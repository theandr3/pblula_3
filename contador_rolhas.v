==> flow/design.v <==
module contador_rolhas (
    input wire clk,                       
    input wire reset,                     
    input wire decrementar,               
    input wire sw_adicionar_manual,       
    output reg dispensador_ativo,         
    output reg alarme_rolha_vazia,        
    output reg [6:0] contador_valor       
);
    parameter MAX_ROLHAS = 7'd99;
    parameter LIMITE_REPOSICAO = 7'd5;    
    parameter QTD_REPOSICAO = 7'd15;      
    localparam IDLE = 2'd0;
    localparam DISPENSANDO = 2'd1;
    localparam AGUARDANDO = 2'd2;
	 reg estoque;
    reg [1:0] estado_dispensador;
    reg [25:0] timer_dispensador;         
    reg adicionar_rolhas_dispensador;     
    parameter TEMPO_DISPENSADOR = 26'd50000000;  
    reg decrementar_prev;
    reg sw_adicionar_prev;
    wire pulso_decrementar;
    wire pulso_adicionar;
    assign pulso_decrementar = decrementar && !decrementar_prev;
    assign pulso_adicionar = sw_adicionar_manual && !sw_adicionar_prev;
    always @(posedge clk or posedge reset) begin
        if (reset) begin
            decrementar_prev <= 1'b0;
            sw_adicionar_prev <= 1'b0;
        end else begin
            decrementar_prev <= decrementar;
            sw_adicionar_prev <= sw_adicionar_manual;
        end
    end
    always @(posedge clk or posedge reset) begin
        if (reset) begin
            contador_valor <= 7'd20;   
            alarme_rolha_vazia <= 1'b0;
            estado_dispensador <= IDLE;
            dispensador_ativo <= 1'b0;
            timer_dispensador <= 0;
            adicionar_rolhas_dispensador <= 1'b0;
				estoque <= 1'b1;
        end else begin
            case (estado_dispensador)
                IDLE: begin
                    dispensador_ativo <= 1'b0;
                    timer_dispensador <= 0;
                    adicionar_rolhas_dispensador <= 1'b0;
                    if (contador_valor == LIMITE_REPOSICAO && estoque) begin
                        estado_dispensador <= DISPENSANDO;
                        dispensador_ativo <= 1'b1;
                    end
                end
                DISPENSANDO: begin
                    dispensador_ativo <= 1'b1;
                    timer_dispensador <= timer_dispensador + 1;
                    adicionar_rolhas_dispensador <= 1'b0;
                    if (timer_dispensador >= TEMPO_DISPENSADOR && estoque) begin
                        adicionar_rolhas_dispensador <= 1'b1;   
                        estado_dispensador <= AGUARDANDO;
                        dispensador_ativo <= 1'b0;
                        timer_dispensador <= 0;
								estoque <= 1'b0;
                    end
                end
                AGUARDANDO: begin
                    dispensador_ativo <= 1'b0;
                    adicionar_rolhas_dispensador <= 1'b0;
                    if (contador_valor != LIMITE_REPOSICAO && 
                        contador_valor != (LIMITE_REPOSICAO + QTD_REPOSICAO)) begin
                        estado_dispensador <= IDLE;
                    end
                end
                default: begin
                    estado_dispensador <= IDLE;
                    dispensador_ativo <= 1'b0;
                    adicionar_rolhas_dispensador <= 1'b0;
						  estoque <= 1'b1;
                end
            endcase
            if (adicionar_rolhas_dispensador) begin
                if (contador_valor + QTD_REPOSICAO <= MAX_ROLHAS) begin
                    contador_valor <= contador_valor + QTD_REPOSICAO;
                end else begin
                    contador_valor <= MAX_ROLHAS;
                end
            end else if (pulso_adicionar && contador_valor < MAX_ROLHAS) begin
                contador_valor <= contador_valor + 1;
            end else if (pulso_decrementar && contador_valor > 0) begin
                contador_valor <= contador_valor - 1;
            end
            if (contador_valor == 0) begin
                alarme_rolha_vazia <= 1'b1;
            end else if (contador_valor == 1 && pulso_decrementar) begin
                alarme_rolha_vazia <= 1'b1;
            end else begin
                alarme_rolha_vazia <= 1'b0;
            end
        end
    end
endmodule
# ---- Step by step through the tools: contador_rolhas
# Tool output for the design above, in the order of the flow.
# Lines are those of the file above, counted from 1.
# Cell names lack the library's common part.
# The mark - stands for no value.
dict set report inputs {
  design {contador_rolhas}
  clock_port {clk}
  cell_library {sky130hd}
  lib_corner {tt_025C_1v80}
}

# ---- Word-level counts
# Yosys after proc, flatten, opt, wreduce and memory -nomap, before mapping. Memory bits, and registers merged into a memory's read port (data or address), are not among the register bits. Print and check cells are not counted. Equal cells are merged and count once.
dict set report op_classes {
  addsub 4
  n_mul 0
  div_mod_pow 0
  cmp 4
  eq_ne 9
  n_shift 0
  n_mux 19
  n_logic 1
  n_reduce_logical 17
}
# operator n
set ops {}
lappend ops {{26-bit case mux with 2-bit select} 1}
lappend ops {{7-bit 2-to-1 mux} 4}
lappend ops {{26-bit by 1-bit adder with 26-bit output with constant B} 1}
lappend ops {{26-bit >= comparator with constant B} 1}
lappend ops {{26-bit 2-to-1 mux} 1}
lappend ops {{1-bit logical AND} 8}
lappend ops {{7-bit by 1-bit adder with 7-bit output with constant B} 1}
lappend ops {{7-bit by 1-bit subtractor with 7-bit output with constant B} 1}
lappend ops {{7-bit by 1-bit > comparator with 1-bit output with constant B} 1}
lappend ops {{7-bit by 1-bit == test with 1-bit output with constant B} 1}
lappend ops {{7-bit by 3-bit == test with 1-bit output with constant B} 1}
lappend ops {{7-bit by 3-bit inequality test with 1-bit output with constant B} 1}
lappend ops {{7-bit by 4-bit adder with 7-bit output with constant B} 1}
lappend ops {{7-bit by 5-bit inequality test with 1-bit output with constant B} 1}
lappend ops {{7-bit <= comparator with constant B} 1}
lappend ops {{7-bit less-than comparator with constant B} 1}
lappend ops {{7-bit zero test} 1}
lappend ops {{1-bit 2-to-1 mux} 7}
lappend ops {{2-bit inequality test with constant B} 3}
lappend ops {{2-bit case mux with 3-bit select} 1}
lappend ops {{2-bit 2-to-1 mux} 3}
lappend ops {{1-bit case mux with 2-bit select} 2}
lappend ops {{3-bit AND reduction} 1}
lappend ops {{3-bit nonzero test} 1}
lappend ops {{1-bit zero test} 2}
lappend ops {{2-bit by 1-bit == test with 1-bit output with constant B} 1}
lappend ops {{2-bit == test with constant B} 1}
lappend ops {{2-bit zero test} 1}
# Other operator kinds: 4; their cells: 4.
dict set report bits {
  reg_bits 41
  latchBits 0
  ram_bits 0
  rom_bits 0
  clocked_rd_ports_x_width 0
  n_memories 0
  input_bits 4
  output_inout_bits 9
  word_cells 63
}

# ---- Longest topological paths
# Yosys ltp: most cells in a row. Word level: on the elaborated netlist, between registers, memories and ports. Mapped: between sequential cells and ports; inverters and the memories' decode and read muxes count.
dict set report logic_depth {
  ltp_word 6
  abc_area 1
  ltp_mapped 12
  depth_no_buf 12
}

# ---- After synthesis
# Yosys stat after the flow's synthesis: flattened, memories mapped to cells. It holds for the ABC_AREA given above (unset counts as 0); a run with the other value may have another netlist.
# The area totals of this step are shown rounded.
dict set report mapped {
  mapped_cells 412
  mapped_area_um2 2880
  seq_area_um2 1060
  ff_cells 42
  buffers 10
}
# type n type_area_um2
set types {}
lappend types {dfrtp_1 38 950.912}
lappend types {nand2_1 129 484.214}
lappend types {nor2_1 59 221.462}
lappend types {inv_1 49 183.926}
lappend types {xor2_1 20 175.168}
lappend types {nand3_1 33 165.158}
lappend types {dfstp_2 4 105.101}
lappend types {o22ai_1 15 93.84}
lappend types {ha_1 6 75.072}
lappend types {buf_6 6 67.565}
lappend types {nand4_1 7 43.792}
lappend types {a21oi_1 8 40.038}
lappend types {nand3_2 4 40.038}
lappend types {o21ai_0 7 35.034}
lappend types {nand2_4 3 33.782}
lappend types {nor3_1 6 30.029}
lappend types {xnor2_1 3 26.275}
lappend types {nor2_4 2 22.522}
# Other cell types: 10; their cells: 13.

# ---- Timing after synthesis
# OpenSTA on the mapped netlist: ideal clock, no wires. The path of least setup slack (recovery checks aside). Input and output delay are each 20% of the period. Register names are those of the netlist, which keeps one name where synthesis merged equal registers.
dict set report synth_timing {
  path_type {flip-flop to flip-flop}
  from {reg contador_valor[0]}
  to {reg contador_valor[3]}
  period_ns 2.85
  setup_ns 0.118
  launch_ns 0.000
  t_arrival_ns 1.515
  required_ns 2.732
  path_slack_ns 1.217
  delay_ns 1.633
  stages 11
  path_buffers 0
  synth_period_reached_ns 1.633
}
# "delay_ns" is the arrival time less input delay plus setup time.
# "stages" counts driving pins, that of a launching flip-flop among them; a cell with two outputs on the path counts twice.
# "synth_period_reached_ns" is the clock period less the worst setup slack; recovery checks do not enter. This is arithmetic on one report: input and output delays are still those of the set period (20% each).
# Between the ends stands the longest chain of elaborated cells between them, by number of cells; it is not shown to be the way that was timed. Of several equally long chains one is given.
# A line is the first line of the expression or statement that the cell stems from. Yosys adds cells for indexed reads and writes and turns some case tables into memories.
# At most two assigning lines are given for a register; there are more.
dict set report synth_via {
  cell_sequence {dfrtp_1 > inv_1 > ha_1 > nand2_1 > nand2_1 > nand2_1 > nand3_1 > nor2_1 > nand2_1 > a21oi_1 > nor2_1}
  elab_chain_cells 5
  cone_cells 13
  classes_between {add/sub (3); compare (3); mux (4); reduce/logical (3)}
}
# item line_no
set synth_lines {}
lappend synth_lines {{from (decl)} 8} ;# output reg [6:0] contador_valor
lappend synth_lines {{from (assign)} 85} ;# contador_valor <= contador_valor + QTD_REPOSICAO;
lappend synth_lines {{from (assign)} 90} ;# contador_valor <= contador_valor + 1;
lappend synth_lines {{7-bit by 1-bit > comparator with 1-bit output} 91} ;# end else if (pulso_decrementar && contador_valor > 0) begin
lappend synth_lines {{1-bit logical AND} 91}
lappend synth_lines {{7-bit 2-to-1 mux} 91}
lappend synth_lines {{7-bit 2-to-1 mux} 89} ;# end else if (pulso_adicionar && contador_valor < MAX_ROLHAS) begin
lappend synth_lines {{7-bit 2-to-1 mux} 83} ;# if (adicionar_rolhas_dispensador) begin
lappend synth_lines {{to (assign)} 85}
lappend synth_lines {{to (assign)} 90}
lappend synth_lines {{to (decl)} 8}

# ---- Timing after layout
# From the final timing report of stored run 1: the path of least setup slack in the routed layout; clock arrival at registers is part of the times.
dict set report layout_timing {
  path_type {flip-flop to flip-flop}
  from {reg contador_valor[2]}
  to {reg contador_valor[3]}
  period_ns 2.13
  setup_ns 0.11
  launch_ns 0.29
  t_arrival_ns 1.84
  required_ns 2.32
  path_slack_ns 0.48
  stages 10
  path_buffers 1
}
# Between the ends stands the longest chain of elaborated cells between them, by number of cells; it is not shown to be the way that was timed. Of several equally long chains one is given.
# At most two assigning lines are given for a register; there are more.
dict set report layout_via {
  cell_sequence {dfstp_2 > buf_6 > nor2_4 > nand3_4 > o21ai_0 > o21ai_2 > nor2_2 > nand2_2 > a21oi_2 > nor2_1}
  elab_chain_cells 5
  cone_cells 13
  classes_between {add/sub (3); compare (3); mux (4); reduce/logical (3)}
}
# item line_no
set layout_lines {}
lappend layout_lines {{from (decl)} 8} ;# output reg [6:0] contador_valor
lappend layout_lines {{from (assign)} 85} ;# contador_valor <= contador_valor + QTD_REPOSICAO;
lappend layout_lines {{from (assign)} 90} ;# contador_valor <= contador_valor + 1;
lappend layout_lines {{7-bit by 1-bit > comparator with 1-bit output} 91} ;# end else if (pulso_decrementar && contador_valor > 0) begin
lappend layout_lines {{1-bit logical AND} 91}
lappend layout_lines {{7-bit 2-to-1 mux} 91}
lappend layout_lines {{7-bit 2-to-1 mux} 89} ;# end else if (pulso_adicionar && contador_valor < MAX_ROLHAS) begin
lappend layout_lines {{7-bit 2-to-1 mux} 83} ;# if (adicionar_rolhas_dispensador) begin
lappend layout_lines {{to (assign)} 85}
lappend layout_lines {{to (assign)} 90}
lappend layout_lines {{to (decl)} 8}

Record of 2 stored runs of the RTL-to-layout flow on contador_rolhas, platform sky130hd. The runs are unordered. Constraints: input delay and output delay 20% of the set period each, output load 0.01 pF.
"achieved_period_ns": clock period set for the run, less the worst setup slack. It is reckoned from that one timing run; input and output delays stay at 20% of the period that was set.
By "worst_setup_path_time_ns" is meant the share of the clock period that the worst setup path is allowed (20% is reserved at inputs, 20% at outputs), minus its slack. Clock arrival times at its registers enter into it.
"total_power_mw": no workload was simulated; the value follows from the tool's default switching activity.
Measured values are rounded.

# stored run 1
==> flow/run.sh <==
#!/bin/bash
# the make line also repeats the synthesis and layout settings of config.mk as NAME=value (left out here)
make -C /OpenROAD-flow-scripts/flow DESIGN_CONFIG=/design/flow/config.mk WORK_HOME=/design/flow/orfs CLKGATE_MAP_FILE= finish
==> flow/config.mk <==
export PLATFORM = sky130hd
export DESIGN_NAME = contador_rolhas
export DESIGN_NICKNAME = contador_rolhas
export VERILOG_FILES = /design/flow/design.v
export SDC_FILE = /design/flow/constraint.sdc
export NUM_CORES = 4
export LEC_CHECK = 0
export ABC_AREA = 1
export CAP_MARGIN = 20
export CORE_ASPECT_RATIO = 0.72
export CORE_MARGIN = 2
export CORE_UTILIZATION = 27
export CTS_CLUSTER_DIAMETER = 125
export SETUP_SLACK_MARGIN = 0.43
export SLEW_MARGIN = 5
==> flow/constraint.sdc <==
create_clock -name core_clock -period 2.13 [get_ports {clk}]
set_input_delay 0.4260 -clock core_clock [delete_from_list [all_inputs] [get_ports {clk}]]
set_output_delay 0.4260 -clock core_clock [all_outputs]
set_load 0.01 [all_outputs]

==> stored run 1: results <==
die_area_um2=11500
achieved_period_ns=1.650
total_power_mw=2.87
setup_tns_ns=0.000
worst_setup_path_time_ns=1.65
worstPathKind="flip-flop to flip-flop"
yosys_chip_area_um2=2880
ws_setup_ns=0.480
finalCellArea_um2=3440

# stored run 2
==> flow/run.sh <==
#!/bin/bash
# the make line also repeats the synthesis and layout settings of config.mk as NAME=value (left out here)
make -C /OpenROAD-flow-scripts/flow DESIGN_CONFIG=/design/flow/config.mk WORK_HOME=/design/flow/orfs CLKGATE_MAP_FILE= finish
==> flow/config.mk <==
export PLATFORM = sky130hd
export DESIGN_NAME = contador_rolhas
export DESIGN_NICKNAME = contador_rolhas
export VERILOG_FILES = /design/flow/design.v
export SDC_FILE = /design/flow/constraint.sdc
export NUM_CORES = 4
export LEC_CHECK = 0
export CAP_MARGIN = 20
export CELL_PAD_IN_SITES_DETAIL_PLACEMENT = 0
export CELL_PAD_IN_SITES_GLOBAL_PLACEMENT = 1
export CORE_MARGIN = 2
export CORE_UTILIZATION = 44
export CTS_CLUSTER_SIZE = 46
export GPL_TIMING_DRIVEN = 1
export MAX_ROUTING_LAYER = met4
export MIN_ROUTING_LAYER = met1
export PLACE_DENSITY_LB_ADDON = 0.18
export SLEW_MARGIN = 20
==> flow/constraint.sdc <==
create_clock -name core_clock -period 3.46 [get_ports {clk}]
set_input_delay 0.6920 -clock core_clock [delete_from_list [all_inputs] [get_ports {clk}]]
set_output_delay 0.6920 -clock core_clock [all_outputs]
set_load 0.01 [all_outputs]

==> stored run 2: results <==
die_area_um2=6570
achieved_period_ns=2.515
total_power_mw=1.54
setup_tns_ns=0.000
worst_setup_path_time_ns=2.52
worstPathKind="flip-flop to flip-flop"
yosys_chip_area_um2=2610
ws_setup_ns=0.945
finalCellArea_um2=2900
