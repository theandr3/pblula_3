==> flow/design.v <==
module fsm_main (
    input wire clk,                       
    input wire reset,                     
    input wire cmd_iniciar,               
    input wire sensor_nivel,              
    input wire alarme_rolha,              
	 input wire aprovado,                 
    input wire reprovado,               
	 output wire esteira,						 
    output wire valvula_ativa,            
    output wire vedacao_ativa,            
    output wire decrementar_rolha,        
    output wire descarte_ativo,           
    output wire garrafa_aprovada,         
	 output wire posicao_cq
);
    localparam IDLE = 4'b0000 ;
	 localparam ESTEIRA = 4'b0001 ;
    localparam ENCHENDO = 4'b0010 ;
    localparam CONCLUIDO = 4'b0011 ;
	 localparam VEDANDO =  4'b0100 ;
	 localparam POSICAO_CQ = 4'b0101 ;
	 localparam DESCARTANDO = 4'b0110 ;
	 localparam APROVADO = 4'b0111 ;
	 reg [25:0] tempo_motor;
	 reg [25:0] tempo_ved;
	 reg [25:0] tempo_descarte;
	 reg [25:0] tempo_aprovado;
	 parameter UM_SEGUNDO = 26'd50000000;
	 reg motor;
    reg [3:0] estado_atual;
    always @(posedge clk or posedge reset) begin
        if (reset) begin
            estado_atual <= IDLE;
				tempo_motor <= 0;
				tempo_ved <= 0;
				motor <= 1'b0;
				tempo_descarte <= 0;
				tempo_aprovado <= 0;
        end else begin
            case (estado_atual)
                IDLE: begin
							tempo_motor <= 0;
							motor <= 1'b0;
                    if (cmd_iniciar) begin
                        estado_atual <= ESTEIRA;
                    end
                end
					 ESTEIRA: begin
							motor <= 1'b1;
							tempo_motor <= tempo_motor + 1;
							tempo_descarte <= 0;
							tempo_ved <= 0;
							tempo_aprovado <= 0;
							if (tempo_motor >= UM_SEGUNDO) begin
								motor <= 1'b0;
								tempo_motor <= 0;
								estado_atual <= ENCHENDO;
							end
                end
                ENCHENDO: begin
                    if (sensor_nivel && !alarme_rolha) begin
                        estado_atual <= VEDANDO;
                    end
						  else if (alarme_rolha) begin
								estado_atual <= IDLE;
							end
                end
					 VEDANDO: begin
						tempo_ved <= tempo_ved+1;
						if (tempo_ved >= UM_SEGUNDO) begin
							tempo_ved <= 0;
							estado_atual <= POSICAO_CQ;
						end
					 end
					 POSICAO_CQ: begin
                    if (reprovado && !aprovado) begin
                        estado_atual <= DESCARTANDO;
                    end
						  if (aprovado && !reprovado) begin
                        estado_atual <= APROVADO;
                    end
					 end
					 DESCARTANDO: begin
							tempo_descarte <= tempo_descarte+1;
							if (tempo_descarte >= UM_SEGUNDO) begin
								tempo_descarte <= 0;
								 estado_atual <= ESTEIRA;
							end
                end
                APROVADO: begin
                    tempo_aprovado <= tempo_aprovado+1;
                    if (tempo_aprovado >= UM_SEGUNDO) begin
								tempo_aprovado <= 0;
                        estado_atual <= ESTEIRA;
                    end
                end
                default: begin
                    estado_atual <= IDLE;
                end
            endcase
        end
    end
    wire state_bit0, state_bit1, state_bit2, state_bit3;
    buf (state_bit0, estado_atual[0]);
    buf (state_bit1, estado_atual[1]);
	 buf (state_bit2, estado_atual[2]);
	 buf (state_bit3, estado_atual[3]);
    wire not_state_bit0, not_state_bit1, not_state_bit2, not_state_bit3;
    not (not_state_bit0, state_bit0);
    not (not_state_bit1, state_bit1);
	 not (not_state_bit2, state_bit2);
	 not (not_state_bit3, state_bit3);
	 buf (esteira, motor);
    and (valvula_ativa, not_state_bit3, not_state_bit2, state_bit1, not_state_bit0);
	 wire estado_ved;
	 and (estado_ved, not_state_bit3, state_bit2, not_state_bit1, not_state_bit0);
	 buf (vedacao_ativa , estado_ved);
	 buf (decrementar_rolha, estado_ved);
	 and (posicao_cq, not_state_bit3, state_bit2, not_state_bit1, state_bit0);
	 and (descarte_ativo, not_state_bit3, state_bit2, state_bit1, not_state_bit0);
	 and (garrafa_aprovada, not_state_bit3, state_bit2, state_bit1, state_bit0);
endmodule
Step by step through the tools: fsm_main
What the tools print for fsm_main, step after step.
Line numbers count from 1 in the design file above.
Operators: Yosys type, input widths -> output width; for muxes data width and select width s.
A cell with -- has no value.

set-up
  design top = fsm_main
  clock = clk
  standard-cell library = sky130hd
  corner = tt_025C_1v80

Word-level counts
Source: Yosys, flattened and elaborated, memories not mapped. Widths are those after wreduce. Registers that Yosys merges into a memory's read port (data or address) are not register bits. Print and check cells do not count. Equal cells are merged and count once.

cells by class
  equality and inequality tests = 13
  add/sub/neg operators = 4
  mux-type cells = 20
  reductions and logical operators = 12
  bitwise gates (word level) = 14
  order comparisons = 4

operators by type and width
  operator               count
  $pmux 26 s2            4
  $add 26x1->26 const B  4
  $ge 26x26->1 const B   4
  $mux 26                4
  $mux 4                 9
  $pmux 4 s7             1
  $eq 4x3->1 const B     4
  $and 1x1->1            10
  $ne 2x2->1 const B     5
  $reduce_bool 2->1      4
  $reduce_and 7->1       1
  $ne 3x3->1 const B     2
  $not 1->1              4
  $eq 4x1->1 const B     1
  $eq 4x2->1 const B     1
  $logic_not 4->1        1
  $logic_and 1x1->1      3
  $logic_not 1->1        3
  $pmux 1 s2             1
  $mux 1                 1

bit counts
  input bits = 7
  register bits after elaboration = 109
  output and inout bits = 7
  word-level cells = 73

Depth
Depth = most cells in a row (Yosys ltp): at word level without a register or memory, in the mapped netlist without a sequential cell, where the memories' decode and read muxes count.

logic depth
  depth in word-level cells = 5
  ABC_AREA = 0
  mapped depth = 9
  mapped depth without buffers = 7

Synthesis result
Source: synth_stat.txt of the flow (Yosys; design flattened, memories mapped). It holds for the ABC_AREA given above (unset counts as 0); a run with the other value may have another netlist.
The area totals of this step are shown rounded.

synthesis totals
  buffers = 30
  sequential part of the area = 2,700 µm²
  standard cells after synthesis = 709
  chip area (Yosys) = 6,120 µm²
  flip-flop cells = 108

cell types
  type                       count  total area (µm²)
  sky130_fd_sc_hd__dfrtp_1   108    2.7E+03
  sky130_fd_sc_hd__o21ai_0   73     365.35
  sky130_fd_sc_hd__nand2_1   85     319.056
  sky130_fd_sc_hd__nor2_1    62     232.723
  sky130_fd_sc_hd__nand3_1   42     210.202
  sky130_fd_sc_hd__nor3_1    30     150.144
  sky130_fd_sc_hd__o31ai_1   18     135.13
  sky130_fd_sc_hd__a21o_1    17     127.622
  sky130_fd_sc_hd__xor2_1    14     122.618
  sky130_fd_sc_hd__and3_1    18     112.608
  sky130_fd_sc_hd__ha_1      9      112.608
  sky130_fd_sc_hd__nand4_1   18     112.608
  sky130_fd_sc_hd__xnor2_1   12     105.101
  sky130_fd_sc_hd__inv_1     27     101.347
  sky130_fd_sc_hd__a31oi_1   15     93.84
  sky130_fd_sc_hd__a21oi_1   18     90.086
  sky130_fd_sc_hd__mux2i_1   7      70.067
  sky130_fd_sc_hd__clkbuf_1  15     56.304

Other cell types: 40; their cells: 121.

Timing after synthesis
Path of least setup slack by OpenSTA after synthesis, without wires, with an ideal clock, recovery checks aside; 20% of the period is set as input and as output delay. Where synthesis merged equal registers, the netlist keeps one of their names.

timing after synthesis
  path kind = register -> register
  start = register tempo_descarte[16]
  end = register estado_atual[0]
  clock period = 2.01 ns
  time at the first pin = 0.000 ns
  stages = 8
  delay of the path = 2.059 ns
  setup time = 0.125 ns
  setup slack = -0.049 ns
  arrival = 1.934 ns
  buffers on the path = 1
  required time = 1.885 ns
  synthesis period reached = 2.059 ns

"delay of the path" is the arrival time less input delay plus setup time.
"stages" counts driving pins, that of a launching flip-flop among them; a cell with two outputs on the path counts twice.
"synthesis period reached" is the clock period less the worst setup slack; recovery checks do not enter. This is arithmetic on one report: input and output delays are still those of the set period (20% each).
The rows between start and end are the longest chain of elaborated cells between them; the timing report does not say that the signal goes this way. Where chains are equally long, one stands for them.
A line is the first line of the expression or statement that the cell stems from. Yosys adds cells for indexed reads and writes and turns some case tables into memories.
At most two assigning lines are given for a register; there are more.

on the way, after synthesis
  cell sequence = sky130_fd_sc_hd__dfrtp_1 > sky130_fd_sc_hd__buf_6 > sky130_fd_sc_hd__or4_4 > sky130_fd_sc_hd__o311ai_2 > sky130_fd_sc_hd__o21bai_2 > sky130_fd_sc_hd__o21ai_1 > sky130_fd_sc_hd__nand4b_1 > sky130_fd_sc_hd__mux2_2
  length of the longest elaborated chain = 3
  elaborated cells on any way between the ends = 5
  RTL lines with such cells = 2
  those cells by class = 1 x compare; 1 x eq/ne; 2 x mux; 1 x reduce/logical

RTL lines, path after synthesis
  what             line  text
  start, declared  27    reg [25:0] tempo_descarte;
  start, assigned  38    tempo_descarte <= 0;
  start, assigned  85    tempo_descarte <= tempo_descarte+1;
  $ge 26x26->1     86    if (tempo_descarte >= UM_SEGUNDO) begin
  $mux 4           86
  $pmux 4 s7       41    case (estado_atual)
  end, assigned    34    estado_atual <= IDLE;
  end, assigned    46    estado_atual <= ESTEIRA;
  end, declared    31    reg [3:0] estado_atual;

Path in the finished layout
From the final timing report of job 2: the path of least setup slack in the routed layout; clock arrival at registers is part of the times.

timing after layout
  path kind = register -> register
  start = register tempo_descarte[16]
  end = register estado_atual[0]
  setup time = 0.11 ns
  buffers on the path = 0
  clock period = 1.93 ns
  arrival = 2.31 ns
  required time = 2.17 ns
  time at the first pin = 0.35 ns
  stages = 7
  setup slack = -0.13 ns

The rows between start and end are the longest chain of elaborated cells between them; the timing report does not say that the signal goes this way. Where chains are equally long, one stands for them.
At most two assigning lines are given for a register; there are more.

on the way, after layout
  cell sequence = sky130_fd_sc_hd__dfrtp_1 > sky130_fd_sc_hd__or4_4 > sky130_fd_sc_hd__o311ai_4 > sky130_fd_sc_hd__o21bai_4 > sky130_fd_sc_hd__o21ai_2 > sky130_fd_sc_hd__nand4b_1 > sky130_fd_sc_hd__mux2_2
  length of the longest elaborated chain = 3
  elaborated cells on any way between the ends = 5
  RTL lines with such cells = 2
  those cells by class = 1 x compare; 1 x eq/ne; 2 x mux; 1 x reduce/logical

RTL lines, path after layout
  what             line  text
  start, declared  27    reg [25:0] tempo_descarte;
  start, assigned  38    tempo_descarte <= 0;
  start, assigned  85    tempo_descarte <= tempo_descarte+1;
  $ge 26x26->1     86    if (tempo_descarte >= UM_SEGUNDO) begin
  $mux 4           86
  $pmux 4 s7       41    case (estado_atual)
  end, assigned    34    estado_atual <= IDLE;
  end, assigned    46    estado_atual <= ESTEIRA;
  end, declared    31    reg [3:0] estado_atual;

FLOW RESULTS
============

Below are 2 stored runs of the flow (Yosys, OpenROAD; platform sky130hd) on fsm_main, each with its settings and what was measured, unordered. Constraints: input delay and output delay 20% of the set period each, output load 0.01 pF.
"period achieved": clock period set for the run, less the worst setup slack. It is reckoned from that one timing run; input and output delays stay at 20% of the period that was set.
"time on the worst setup path" = time allowed to the worst setup path (clock period - input delay - output delay, where it has them) - its slack; a late launch clock adds to it, a late capture clock takes from it.
"power consumption" is the tool's figure for a default switching activity; nothing was simulated.
The measured numbers are rounded.
A setting shown as -- is not set for that run.
Results: -- = not shown.

item                                    job 1  job 2
period_ns                               2.03   1.93
CORE_UTILIZATION                        57     25
SETUP_SLACK_MARGIN                      -0.17  0.57
PLACE_DENSITY                           0.86   --
CELL_PAD_IN_SITES_GLOBAL_PLACEMENT      2      2
CTS_CLUSTER_SIZE                        70     38
CTS_CLUSTER_DIAMETER                    26     --
CAP_MARGIN                              30     20
MIN_ROUTING_LAYER                       met2   --
CORE_MARGIN                             2      3
SLEW_MARGIN                             20     20
PLACE_DENSITY_LB_ADDON                  --     0.19
HOLD_SLACK_MARGIN                       --     0.1
ABC_AREA                                --     0
GPL_ROUTABILITY_DRIVEN                  --     0
MAX_ROUTING_LAYER                       --     met5
time on the worst setup path (ns)       --     2.06
worst setup path type                   --     register -> register
smallest hold slack (ns)                --     0.495
setup slack of the worst path (ns)      --     -0.134
standard-cell area after routing (µm²)  --     10,200
area of the synthesized netlist (µm²)   --     6,120
period achieved (ns)                    --     2.064
utilization after layout (%)            --     43.1
total negative slack (ns)               --     -1.42
power consumption (W)                   --     0.00973
area inside the die boundary (µm²)      --     26,400

Job 1: incomplete, placement halted on GPL-0301
